==> flow/design.v <==
`timescale 1ns / 1ps
module mainMemory(input logic clk, reset, we,
                  input logic [3:0] wAddr,  
                  input logic [3:0] rAddr,  
                  input logic [3:0] rAddr2,
                  input logic [7:0] data,
                  output logic [7:0] out,
                  output logic [7:0] out2
    );
    logic [7:0] RAM[15:0];
    assign out = RAM[rAddr];
    assign out2 = RAM[rAddr2];
    always@(posedge clk, posedge reset)
        if(reset)
        begin
            RAM['d0] <= 8'b0000_0000;
            RAM['d1] <= 8'b0000_0001;
            RAM['d2] <= 8'b0000_0010;
            RAM['d3] <= 8'b0000_0011;
            RAM['d4] <= 8'b0000_0100;
            RAM['d5] <= 8'b0000_0101;
            RAM['d6] <= 8'b0000_0110;
            RAM['d7] <= 8'b0000_0111;
            RAM['d8] <= 8'b0000_1000;
            RAM['d9] <= 8'b0000_1001;
            RAM['d10] <= 8'b0000_1010;
            RAM['d11] <= 8'b0000_1011;
            RAM['d12] <= 8'b0000_1100;
            RAM['d13] <= 8'b0000_1101;
            RAM['d14] <= 8'b0000_1110;
            RAM['d15] <= 8'b0000_1111;
        end
        else
        begin
            if(we)
            RAM[wAddr] <= data;
        end
endmodule
## Step by step through the tools: mainMemory

Tool output for the design above, in the order of the flow.
Line numbers count from 1 in the design file above.
Operators: Yosys type, input widths -> output width; for muxes data width and select width s.
Library cell names are shortened.
A cell with -- has no value.

| design | value |
|---|---|
| top | mainMemory |
| clock input | clk |
| library | sky130hd |
| timing corner | tt_025C_1v80 |

## Word-level counts

Yosys after proc, flatten, opt, wreduce and memory -nomap, before mapping. Enables and synchronous resets that opt folds into registers are not counted as muxes. Print and check cells are not counted. Equal cells are merged and count once.

| cells by class | value |
|---|---|
| $add $sub $neg | 0 |
| multiply operators | 0 |
| div/mod/pow operators | 0 |
| order comparisons | 0 |
| equality and inequality tests | 45 |
| shift-type cells | 0 |
| mux-type cells | 2 |
| bitwise logic cells | 0 |
| reduce/logical cells | 19 |

Operators with widths:

| operator | count |
|---|---|
| $pmux 8 s16 | 2 |
| $eq 4x4->1 const B | 24 |
| $eq 4x3->1 const B | 12 |
| $reduce_and 2->1 | 16 |
| $eq 4x2->1 const B | 6 |
| $eq 4x1->1 const B | 3 |
| $logic_not 4->1 | 3 |

| bit counts | value |
|---|---|
| bits in registers | 128 |
| bits in latches | 0 |
| RAM bits | 0 |
| bits in read-only memories | 0 |
| clocked read ports x word width | 0 |
| memories kept | 0 |
| elaborated cells | 82 |

## Depth

Yosys ltp: most cells in a row. Word level: on the elaborated netlist, between registers, memories and ports. Mapped: between sequential cells and ports; inverters and the memories' decode and read muxes count.

| depth | value |
|---|---|
| word-level depth | 2 |
| ABC_AREA | 0 |
| gate-level depth with buffers | 9 |

## After synthesis

The flow's flattened synthesis, as Yosys stat reports it; memories are mapped. The netlist is that of the ABC_AREA named above (0 if unset); the other value can give another one.

| mapped netlist | value |
|---|---|
| cells in the netlist | 674 |
| chip area (Yosys) | 7307.0 µm² |
| area of sequential cells | 3243.1 µm² |
| flip-flops | 128 |

Cells by type:

| type | count |
|---|---|
| dfrtp_1 | 96 |
| mux2_2 | 147 |
| dfstp_2 | 32 |
| a22oi_1 | 33 |
| nand3_1 | 35 |
| nor2b_1 | 26 |
| a21oi_1 | 29 |
| nor2_1 | 35 |
| buf_2 | 26 |
| mux2i_1 | 13 |
| a31oi_1 | 18 |
| nand2_1 | 26 |
| o21ai_0 | 19 |
| clkbuf_1 | 24 |
| a22o_1 | 10 |
| nand2b_1 | 13 |
| a32oi_1 | 7 |
| o32a_1 | 6 |

Other cell types: 32; their cells: 79.

## Path before layout

OpenSTA on the mapped netlist: ideal clock, no wires. The path of least setup slack (recovery checks aside). Input and output delay are each 20% of the period. Register names are those of the netlist, which keeps one name where synthesis merged equal registers.

| timing path after synthesis | value |
|---|---|
| path type | in2out |
| start point | in rAddr2[0] |
| end point | out out2[7] |
| clock period | 1.97 ns |
| external input delay | 0.394 ns |
| data arrival time | 1.650 ns |
| required time | 1.576 ns |
| slack | -0.074 ns |
| delay of the path | 1.256 ns |
| driving pins on the path | 6 |
| buffers on the path | 1 |
| synthesis period reached | 2.044 ns |

"delay of the path" = arrival - input delay + setup time.
At an output port there is no setup time.
"driving pins on the path" counts driving pins, that of a launching flip-flop among them; a cell with two outputs on the path counts twice.
"synthesis period reached" = period - worst setup slack (recovery checks aside). The figure is calculated, with input and output delays left at 20% of the set period.
The rows between start and end are the longest chain of elaborated cells between them; the timing report does not say that the signal goes this way. Where chains are equally long, one stands for them.
Each line given opens the expression or statement behind the cell; cells for indexed reads and writes are added by Yosys, which also makes memories of some case tables.

| between the ends, after synthesis | value |
|---|---|
| path through | buf_6 mux2_4 a32o_1 a311oi_2 a21oi_1 o32a_1 |
| length of the longest elaborated chain | 2 |

RTL lines, path after synthesis:

| what | RTL line | RTL |
|---|---|---|
| from (decl) | 5 | `input logic [3:0] rAddr2,` |
| $eq 4x4->1 | 12 | `assign out2 = RAM[rAddr2];` |
| $pmux 8 s16 | 12 |  |
| to (decl) | 8 | `output logic [7:0] out2` |

## Timing after layout

From the final timing report of run B: the path of least setup slack in the routed layout; clock arrival at registers is part of the times.

| timing path post-layout | value |
|---|---|
| path type | in2out |
| start point | in rAddr2[1] |
| end point | out out2[1] |
| clock period | 3.34 ns |
| external input delay | 0.67 ns |
| data arrival time | 2.66 ns |
| required time | 2.67 ns |
| slack | 0.01 ns |
| driving pins on the path | 8 |
| buffers on the path | 3 |

The rows between start and end are the longest chain of elaborated cells between them; the timing report does not say that the signal goes this way. Where chains are equally long, one stands for them.

| between the ends, post-layout | value |
|---|---|
| path through | clkdlybuf4s50_1 buf_6 nor2b_1 nor2b_4 a32oi_4 a31oi_1 o32a_1 clkdlybuf4s15_1 |
| length of the longest elaborated chain | 2 |

RTL lines, path post-layout:

| what | RTL line | RTL |
|---|---|---|
| from (decl) | 5 | `input logic [3:0] rAddr2,` |
| $eq 4x4->1 | 12 | `assign out2 = RAM[rAddr2];` |
| $pmux 8 s16 | 12 |  |
| to (decl) | 8 | `output logic [7:0] out2` |

Wiki page: mainMemory / flow data

Measured results for mainMemory: 2 stored runs of the Yosys and OpenROAD flow on sky130hd. The settings differ; the order carries no meaning. The constraints put input and output delay at 20% of the set period each and load the outputs with 0.01 pF.
"achieved period" is the run's clock period less its worst setup slack. It is reckoned from that one timing run; input and output delays stay at 20% of the period that was set.
"time used up by the worst setup path" means the part of the period allowed to the worst setup path (the constraints hold back 20% at inputs and 20% at outputs) less its slack; where the path has registers, the arrival times of their clocks count too.
"total power of the final layout" is the tool's figure for a default switching activity; nothing was simulated.

#### Run A

| setting | value |
|---|---|
| period_ns | `1.76` |
| CORE_UTILIZATION | `38` |
| CELL_PAD_IN_SITES_GLOBAL_PLACEMENT | `0` |
| CELL_PAD_IN_SITES_DETAIL_PLACEMENT | `2` |
| GPL_TIMING_DRIVEN | `1` |
| CTS_CLUSTER_SIZE | `51` |
| MAX_ROUTING_LAYER | `met5` |
| CAP_MARGIN | `20` |
| CORE_MARGIN | `2` |
| SLEW_MARGIN | `20` |

No results, routing failed with ODB-0269.

#### Run B

| setting | value |
|---|---|
| period_ns | `3.34` |
| CAP_MARGIN | `20` |
| CORE_MARGIN | `2` |
| CORE_UTILIZATION | `40` |
| SLEW_MARGIN | `20` |

| result | value |
|---|---|
| achieved period | 3.330 ns |
| Yosys chip area after synthesis | 7307.0 µm² |
| total power of the final layout | 5507 µW |
| setup slack of the worst path | 0.010 ns |
| time used up by the worst setup path | 1.99 ns |
| worst setup path kind | in2out |
| area inside the die boundary | 19364.1 µm² |
| total negative slack on setup checks | 0.000 ns |
| standard-cell area after layout | 9562.9 µm² |
